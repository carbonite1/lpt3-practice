==> flow/design.v <==
module datapath(clk,in,sr,Rn,w,aluop,lt,tsel,bsel,out);
    input clk, w, lt;
    input [7:0] in;
    input [1:0] sr, Rn, aluop;
    input [2:0] bsel, tsel;
    output [7:0] out;
    reg [3:0] decoded_load;
    reg [7:0] R0,R1,R2,R3;
    reg [7:0] rin;
    reg [7:0] tmp;
    reg [7:0] Bin;
    reg [7:0] alu_out;
    loader load_in(.reg_num(Rn), .w(w), .load_out(decoded_load));
    load_enabler load_zero (.load_in(decoded_load[0]), .in(rin), .clk(clk), .out(R0));
    load_enabler load_one (.load_in(decoded_load[1]), .in(rin), .clk(clk), .out(R1));
    load_enabler load_two (.load_in(decoded_load[2]), .in(rin), .clk(clk), .out(R2));
    load_enabler load_three (.load_in(decoded_load[3]), .in(rin), .clk(clk), .out(R3));
    assign out = R0;
    ALU alu_one (.tmp(tmp),.Bin(Bin),.alu_out(alu_out),.aluop(aluop));
    always_comb begin
        case(bsel)
            3'b001: Bin = R1;
            3'b010: Bin = R2;
            3'b100: Bin = R3;
            default: Bin = 8'bxxxxxxxx;
        endcase
    end
    reg[7:0] tselOut;  
    always_comb begin
        case(tsel)
            3'b001: tselOut = alu_out;
            3'b010: tselOut = out;
            3'b100: tselOut = Bin;
            default: tselOut = 8'bxxxxxxxx;
        endcase
    end
    load_enabler load_lt (.load_in(lt), .in(tselOut), .clk(clk), .out(tmp));
    always_comb begin
        case(sr)
            2'b00: rin = in;
            2'b01: rin = alu_out;
            2'b10: rin = tmp;
            default: rin = 8'bxxxxxxxx;
        endcase
    end
    endmodule
    module loader (reg_num, w, load_out); 
        input [1:0] reg_num;
        input w;
        output reg [3:0] load_out;
        always_comb begin 
            if (w==1) begin
                case(reg_num)
                    2'b00: load_out = 4'b0001;
                    2'b01: load_out = 4'b0010;
                    2'b10: load_out = 4'b0100;
                    2'b11: load_out = 4'b1000;
                    default load_out = 4'bxxxx; 
                endcase
            end else begin
                    load_out = 4'b0000;  
        end
        end
    endmodule
    module ALU (tmp,Bin,alu_out,aluop);
        input [7:0] tmp,Bin;
        input [1:0] aluop; 
        output reg [7:0] alu_out;
        always_comb begin
            case(aluop)
                2'b00: alu_out = tmp ^ Bin;
                2'b01: alu_out = tmp & Bin;
                2'b10: alu_out = tmp << 1;
                2'b11: alu_out = Bin;
                default: alu_out = 8'bxxxxxxxx;       
            endcase
			end
endmodule
module load_enabler (load_in,in,clk,out);
input [7:0] in;
input load_in, clk;
output reg [7:0] out;
always_ff @(posedge clk) begin
    if (load_in)
			out <= in;
end
endmodule
* From RTL to reports: datapath
The steps from the RTL of datapath to its reports follow in flow order.
Lines are those of the file above, counted from 1.
Library cell names are shortened.
The mark n/a stands for no value.
- Top :: datapath
- Clock input :: clk
- Standard-cell library :: sky130hd
- Timing corner :: tt_025C_1v80

* Elaborated design
Yosys after proc, flatten, opt, wreduce and memory -nomap, before mapping. Memory bits, and registers merged into a memory's read port (data or address), are not among the register bits. Print and check cells are not counted. Equal cells are merged and count once.
- Register bits after elaboration :: 40
- Input port bits :: 23
- Output and inout bits :: 8
- Word-level cells :: 30
- Eq/ne operators :: 14
- Multiplexer cells :: 6
- Bitwise operators :: 2
- Reductions and logical operators :: 3
** Operator list (number)
- 8-bit parallel mux with 3-bit select :: 3
- 8-bit parallel mux with 4-bit select :: 1
- 4-bit parallel mux with 4-bit select :: 1
- 2-bit equality test with constant B :: 5
- 8-bit bitwise AND :: 1
- 8-bit bitwise XOR :: 1
- 2-bit by 1-bit equality test with 1-bit output with constant B :: 3
- 2-bit zero test :: 3
- 3-bit by 1-bit equality test with 1-bit output with constant B :: 2
- 3-bit by 2-bit equality test with 1-bit output with constant B :: 2
- 3-bit equality test with constant B :: 2
- 4-bit two-way mux :: 1

* Longest topological paths
Depth = most cells in a row (Yosys ltp): at word level without a register or memory, in the mapped netlist without a sequential cell, where the memories' decode and read muxes count.
- Depth after elaboration :: 5
- ABC_AREA :: 0
- Depth in mapped cells :: 10
- Depth with buffers taken out :: 8

* Synthesis result
Source: synth_stat.txt of the flow (Yosys; design flattened, memories mapped). It holds for the ABC_AREA given above (unset counts as 0); a run with the other value may have another netlist.
Totals and module areas in this step are rounded.
** Cell types
- edfxtp_1 :: number 40, area in all 1.2E+03 um2
- ha_1 :: number 10, area in all 125.12 um2
- a221o_1 :: number 8, area in all 80.077 um2
- mux2i_1 :: number 8, area in all 80.077 um2
- o311a_1 :: number 7, area in all 70.067 um2
- nor2b_1 :: number 11, area in all 68.816 um2
- nand2_1 :: number 17, area in all 63.811 um2
- a2bb2oi_1 :: number 7, area in all 61.309 um2
- o221ai_1 :: number 7, area in all 61.309 um2
- a21o_1 :: number 7, area in all 52.55 um2
- o21bai_1 :: number 7, area in all 52.55 um2
- nor2_1 :: number 12, area in all 45.043 um2
- nor3_1 :: number 9, area in all 45.043 um2
- o21ai_1 :: number 9, area in all 45.043 um2
- clkbuf_1 :: number 8, area in all 30.029 um2
- buf_6 :: number 2, area in all 22.522 um2
- buf_2 :: number 4, area in all 20.019 um2
- o221a_4 :: number 1, area in all 20.019 um2
Other cell types: 14; their cells: 19.
- Cell count :: 193
- Cell area after synthesis :: 2270 um2
- Area of sequential cells :: 1200 um2
- Flip-flops :: 40
- Buffer cells :: 15
By module: a second synthesis without flattening, with its own total; a netlist apart from the flattened one above.
- Cells (unflattened synthesis) :: 191
- Area total of the unflattened synthesis :: 2330 um2
Rows give one instance, submodules left out.
** By module
- load_enabler :: instances 5, cells 8, area 240 um2, sequential area 240 um2
- datapath :: instances 1, cells 127, area 782 um2, sequential area 0.0 um2
- ALU :: instances 1, cells 20, area 308 um2, sequential area 0.0 um2
- loader :: instances 1, cells 4, area 37.5 um2, sequential area 0.0 um2

* Worst setup path after synthesis
Path of least setup slack by OpenSTA after synthesis, without wires, with an ideal clock, recovery checks aside; 20% of the period is set as input and as output delay. Where synthesis merged equal registers, the netlist keeps one of their names.
- Path kind :: in2reg
- Start point :: input port bsel[0]
- End point :: register load_one.out[0]
- Clock period :: 3.37 ns
- External input delay :: 0.674 ns
- Setup time :: 0.264 ns
- Launch time at the first pin :: 0.674 ns
- Data arrival time :: 2.294 ns
- Required time :: 3.106 ns
- Setup slack :: 0.812 ns
- Path delay :: 1.884 ns
- Stages on the path :: 10
- Path buffers :: 2
- Synthesis period reached :: 2.558 ns
"path delay" is the arrival time less input delay plus setup time.
"stages on the path": output pins that drive a net of the path, with the launching flip-flop's if there is one; two outputs of one cell count as two.
"synthesis period reached" is the clock period less the worst setup slack; recovery checks do not enter. This is arithmetic on one report: input and output delays are still those of the set period (20% each).
Between the ends stands the longest chain of elaborated cells between them, by number of cells; it is not shown to be the way that was timed. Of several equally long chains one is given.
Each line given opens the expression or statement behind the cell; cells for indexed reads and writes are added by Yosys, which also makes memories of some case tables.
- Path through :: buf_6 > nand2b_4 > buf_6 > o22a_1 > o221a_4 > ha_1 > mux2i_1 > o21ai_0 > and2_0 > a31o_1
- Cells in the longest elaborated chain :: 5
- Elaborated cells on any way between the ends :: 8
- Source lines of those cells :: 5
- Those cells by class :: eq/ne: 3; mux: 3; logic: 2
** RTL lines, path after synthesis
- start: declaration :: RTL line 5 : input [2:0] bsel, tsel;
- 3-bit equality test :: RTL line 21 : case(bsel)
- 8-bit parallel mux with 3-bit select :: RTL line 21
- 8-bit bitwise AND :: RTL line 72 : 2'b01: alu_out = tmp & Bin;
- 8-bit parallel mux with 4-bit select :: RTL line 70 : case(aluop)
- 8-bit parallel mux with 3-bit select :: RTL line 39 : case(sr)
- end: assignment :: RTL line 85 : out <= in;
- end: declaration :: RTL line 82 : output reg [7:0] out;

* Worst path after layout
From the final timing report of flow run B: the path of least setup slack in the routed layout; clock arrival at registers is part of the times.
- Path kind :: in2reg
- Start point :: input port bsel[1]
- End point :: register load_three.out[5]
- Clock period :: 2.98 ns
- External input delay :: 0.60 ns
- Setup time :: 0.25 ns
- Launch time at the first pin :: 0.60 ns
- Data arrival time :: 2.85 ns
- Required time :: 3.02 ns
- Setup slack :: 0.16 ns
- Stages on the path :: 10
- Path buffers :: 2
Between the ends stands the longest chain of elaborated cells between them, by number of cells; it is not shown to be the way that was timed. Of several equally long chains one is given.
- Path through :: clkdlybuf4s50_1 > buf_4 > nor2b_1 > o21ai_1 > o311a_1 > ha_1 > mux2i_1 > a2bb2oi_1 > o221ai_1 > a21o_1
- Cells in the longest elaborated chain :: 5
- Elaborated cells on any way between the ends :: 8
- Source lines of those cells :: 5
- Those cells by class :: eq/ne: 3; mux: 3; logic: 2
** RTL lines, path after layout
- start: declaration :: RTL line 5 : input [2:0] bsel, tsel;
- 3-bit equality test :: RTL line 21 : case(bsel)
- 8-bit parallel mux with 3-bit select :: RTL line 21
- 8-bit bitwise AND :: RTL line 72 : 2'b01: alu_out = tmp & Bin;
- 8-bit parallel mux with 4-bit select :: RTL line 70 : case(aluop)
- 8-bit parallel mux with 3-bit select :: RTL line 39 : case(sr)
- end: assignment :: RTL line 85 : out <= in;
- end: declaration :: RTL line 82 : output reg [7:0] out;

Memo
Re: implementation data of datapath

Module datapath, platform sky130hd: 2 stored runs of the flow (Yosys, OpenROAD) with differing settings, in no particular order. Input and output delays are each 20% of the period that was set; the output load is 0.01 pF.
By "achieved clock period" is meant the clock period of the run minus its worst setup slack. This is arithmetic on one report: input and output delays are still those of the set period (20% each).
"time on the worst setup path" means the part of the period allowed to the worst setup path (the constraints hold back 20% at inputs and 20% at outputs) less its slack; where the path has registers, the arrival times of their clocks count too.
Measured values are rounded.

** Flow run A
- Settings :: period_ns=4.18; CORE_UTILIZATION=55; PLACE_DENSITY_LB_ADDON=0.29; CELL_PAD_IN_SITES_GLOBAL_PLACEMENT=1; CELL_PAD_IN_SITES_DETAIL_PLACEMENT=2; GPL_TIMING_DRIVEN=0; CTS_CLUSTER_SIZE=14; CTS_CLUSTER_DIAMETER=299; CAP_MARGIN=25; MIN_ROUTING_LAYER=met1; MAX_ROUTING_LAYER=met4; CORE_MARGIN=2; SLEW_MARGIN=20
- Outcome :: incomplete, placement halted on DPL-0033

** Flow run B
- Settings :: period_ns=2.98; CORE_UTILIZATION=41; SETUP_SLACK_MARGIN=-0.14; PLACE_DENSITY=0.66; CORE_MARGIN=10; CTS_CLUSTER_SIZE=69; CAP_MARGIN=20; SLEW_MARGIN=20
- Worst setup slack after layout :: 0.162 ns
- Die outline area :: 8900 um2
- Post-layout utilization :: 52.8%
- Lowest hold slack :: 0.593 ns
- Achieved clock period :: 2.818 ns
- Time on the worst setup path :: 2.22 ns
- Critical path kind :: in2reg
- Cell area after synthesis :: 2270 um2
